==> flow/design.v <==
module piscaleds1(
  input CLOCK_50,
  input [3:0] KEY,
  input [9:0] SW,
  output [7:0]LEDG,
  output [7:0]LEDR
);
reg [25:0] contador = 0;
reg l = 0;
assign LEDG = l;
always @(posedge CLOCK_50) begin
  contador = contador + 1;
  if (KEY[0] == 1) begin
    if (contador == 50000000) begin
      contador = 0;
      l = ~l;
    end
  end
  if (KEY[0] == 0) begin
    if (contador == 5000000) begin
      contador = 0;
      l = ~l;
    end
  end
end
endmodule
# Step by step through the tools: piscaleds1
# Tool output for the design above, in the order of the flow.
# Lines are those of the file above, counted from 1.
# Library cell names are shortened.
# Not given: -
# design
top,piscaleds1
clock_port,CLOCK_50
library,sky130hd
pvt_corner,tt_025C_1v80

# Word level
# Yosys after proc, flatten, opt, wreduce and memory -nomap, before mapping. Enables and synchronous resets that opt folds into registers are not counted as muxes. Memory bits, and registers merged into a memory's read port (data or address), are not among the register bits. Print and check cells are not counted. Equal cells are merged and count once.
# bits
reg_bits,27
in_bits,15
out_inout_bits,16
word_cells,15
# classes
addsub,1
equal,2
muxes,8
logic,2
# op_table
op,n
two-way mux 26 bit,4
adder 26 x 1 -> 26 bit (second input constant),1
equality test 26 x 23 -> 1 bit (second input constant),1
equality test 26 bit (second input constant),1
two-way mux 1 bit,4
inverter 1 bit,2

# Depth
# Depth = most cells in a row (Yosys ltp): at word level without a register or memory, in the mapped netlist without a sequential cell, where the memories' decode and read muxes count.
# logic_depth
word_depth,7
ABC_AREA,0
ltp_mapped,9
mapped_depth_nobuf,8

# Mapped cells and area
# Yosys stat after the flow's synthesis: flattened, memories mapped to cells. It holds for the ABC_AREA given above (unset counts as 0); a run with the other value may have another netlist.
# by_type
type,n,area_total_um2
dfxtp_1,27,540.518
buf_4,23,172.666
xnor2_1,14,122.618
xor2_1,12,105.101
nor2_1,25,93.84
nand3_1,16,80.077
nand4_1,12,75.072
nand2_1,13,48.797
and4_1,4,35.034
nor3_1,7,35.034
o32ai_4,1,27.526
a21oi_1,5,25.024
buf_2,5,25.024
ha_1,2,25.024
nor4_1,4,25.024
o21ai_0,5,25.024
or3_1,4,25.024
mux2_2,2,22.522
# Other cell types: 29; their cells: 39.
# mapped
cells,220
mapped_area_um2,1843.0
seqArea_um2,540.5
ff_cells,27
n_buf,30

# Path before layout
# Source: OpenSTA report_checks on the synthesized netlist (no wires, ideal clock, input and output delay 20% of the period each), path of least setup slack; recovery checks are left aside. Register names are those of the netlist, which keeps one name where synthesis merged equal registers.
# synth_timing
path_type,register to register
start,reg contador[0]
end,reg contador[23]
tclk_ns,5.21
setup_time_ns,0.115
launch_ns,0.000
arrival_time_ns,2.462
required_ns,5.095
setup_slack_ns,2.633
path_delay_ns,2.577
path_stages,10
n_path_buf,1
synth_period_reached_ns,2.577
# "path_delay_ns" = arrival - input delay + setup time.
# "path_stages" counts driving pins, that of a launching flip-flop among them; a cell with two outputs on the path counts twice.
# "synth_period_reached_ns" = period - worst setup slack (recovery checks aside). The figure is calculated, with input and output delays left at 20% of the set period.
# Between the ends stands the longest chain of elaborated cells between them, by number of cells; it is not shown to be the way that was timed. Of several equally long chains one is given.
# A line is the first line of the expression or statement that the cell stems from. Yosys adds cells for indexed reads and writes and turns some case tables into memories.
# At most two assigning lines are given for a register; there are more.
# synth_between
path_cell_list,dfxtp_1 > ha_1 > nand3_1 > buf_2 > nor2_1 > or3_1 > a221oi_1 > nand4b_1 > nor4_4 > o21ba_1
elab_chain_len,7
cone_cells,7
cone_lines,5
cone_classes,1 x add/sub; 2 x eq/ne; 4 x mux
# synth_lines
item,line_no,source
from (decl),8,reg [25:0] contador = 0;
from (assign),12,contador = contador + 1;
from (assign),15,contador = 0;
adder 26 x 1 -> 26 bit,12,
equality test 26 bit,14,if (contador == 50000000) begin
two-way mux 26 bit,14,
two-way mux 26 bit,13,if (KEY[0] == 1) begin
equality test 26 x 23 -> 1 bit,20,if (contador == 5000000) begin
two-way mux 26 bit,20,
two-way mux 26 bit,19,if (KEY[0] == 0) begin
to (assign),12,
to (assign),21,contador = 0;
to (decl),8,

# Worst path after layout
# From the final timing report of record 1: the path of least setup slack in the routed layout; clock arrival at registers is part of the times.
# layout_timing
path_type,register to register
start,reg contador[7]
end,reg l
tclk_ns,3.95
setup_time_ns,0.12
launch_ns,0.27
arrival_time_ns,3.17
required_ns,4.11
setup_slack_ns,0.93
path_stages,8
n_path_buf,0
# Between the ends stands the longest chain of elaborated cells between them, by number of cells; it is not shown to be the way that was timed. Of several equally long chains one is given.
# At most two assigning lines are given for a register; there are more.
# layout_between
path_cell_list,dfxtp_1 > nand4_2 > or3_4 > or4_4 > a211oi_2 > nand4_1 > o32ai_4 > xor2_1
elab_chain_len,7
cone_cells,10
cone_lines,6
cone_classes,1 x add/sub; 2 x eq/ne; 6 x mux; 1 x logic
# layout_lines
item,line_no,source
from (decl),8,reg [25:0] contador = 0;
from (assign),12,contador = contador + 1;
from (assign),15,contador = 0;
adder 26 x 1 -> 26 bit,12,
equality test 26 bit,14,if (contador == 50000000) begin
two-way mux 1 bit,14,
two-way mux 1 bit,13,if (KEY[0] == 1) begin
inverter 1 bit,22,l = ~l;
two-way mux 1 bit,20,if (contador == 5000000) begin
two-way mux 1 bit,19,if (KEY[0] == 0) begin
to (assign),16,l = ~l;
to (assign),22,
to (decl),9,reg l = 0;

# Below are 2 stored runs of the flow (Yosys, OpenROAD; platform sky130hd) on piscaleds1, each with its settings and what was measured, unordered. Constraints: input delay and output delay 20% of the set period each, output load 0.01 pF.
# "clock_period_reached_ns" = clock period - worst setup slack. The figure is calculated, with input and output delays left at 20% of the set period.
# "worstPathTime_ns" = time allowed to the worst setup path (clock period - input delay - output delay, where it has them) - its slack; a late launch clock adds to it, a late capture clock takes from it.
# "design_power_mw": no workload was simulated; the value follows from the tool's default switching activity.
# A setting shown as - is not set for that run.
setting or result,record 1,record 2
period_ns,3.95,2.82
CORE_UTILIZATION,55,24
SETUP_SLACK_MARGIN,0.51,-
PLACE_DENSITY_LB_ADDON,0.15,-
CORE_ASPECT_RATIO,0.76,-
ABC_AREA,0,-
CTS_CLUSTER_SIZE,98,-
SLEW_MARGIN,20,20
MIN_ROUTING_LAYER,met1,-
MAX_ROUTING_LAYER,met4,-
CAP_MARGIN,20,20
CORE_MARGIN,2,2
final_cell_area_um2,1825.5,2218.4
hold_ws_ns,0.460,0.465
design_power_mw,0.4414,0.6147
ys_area_um2,1843.0,1843.0
utilization_pct,56.7,30.3
total_negative_slack_ns,0.000,0.000
fin_ws_ns,0.932,0.139
worstPathTime_ns,3.02,2.68
worst_setup_path_type,register to register,register to register
design.die.area_um2,3834.3,8396.1
clock_period_reached_ns,3.018,2.681
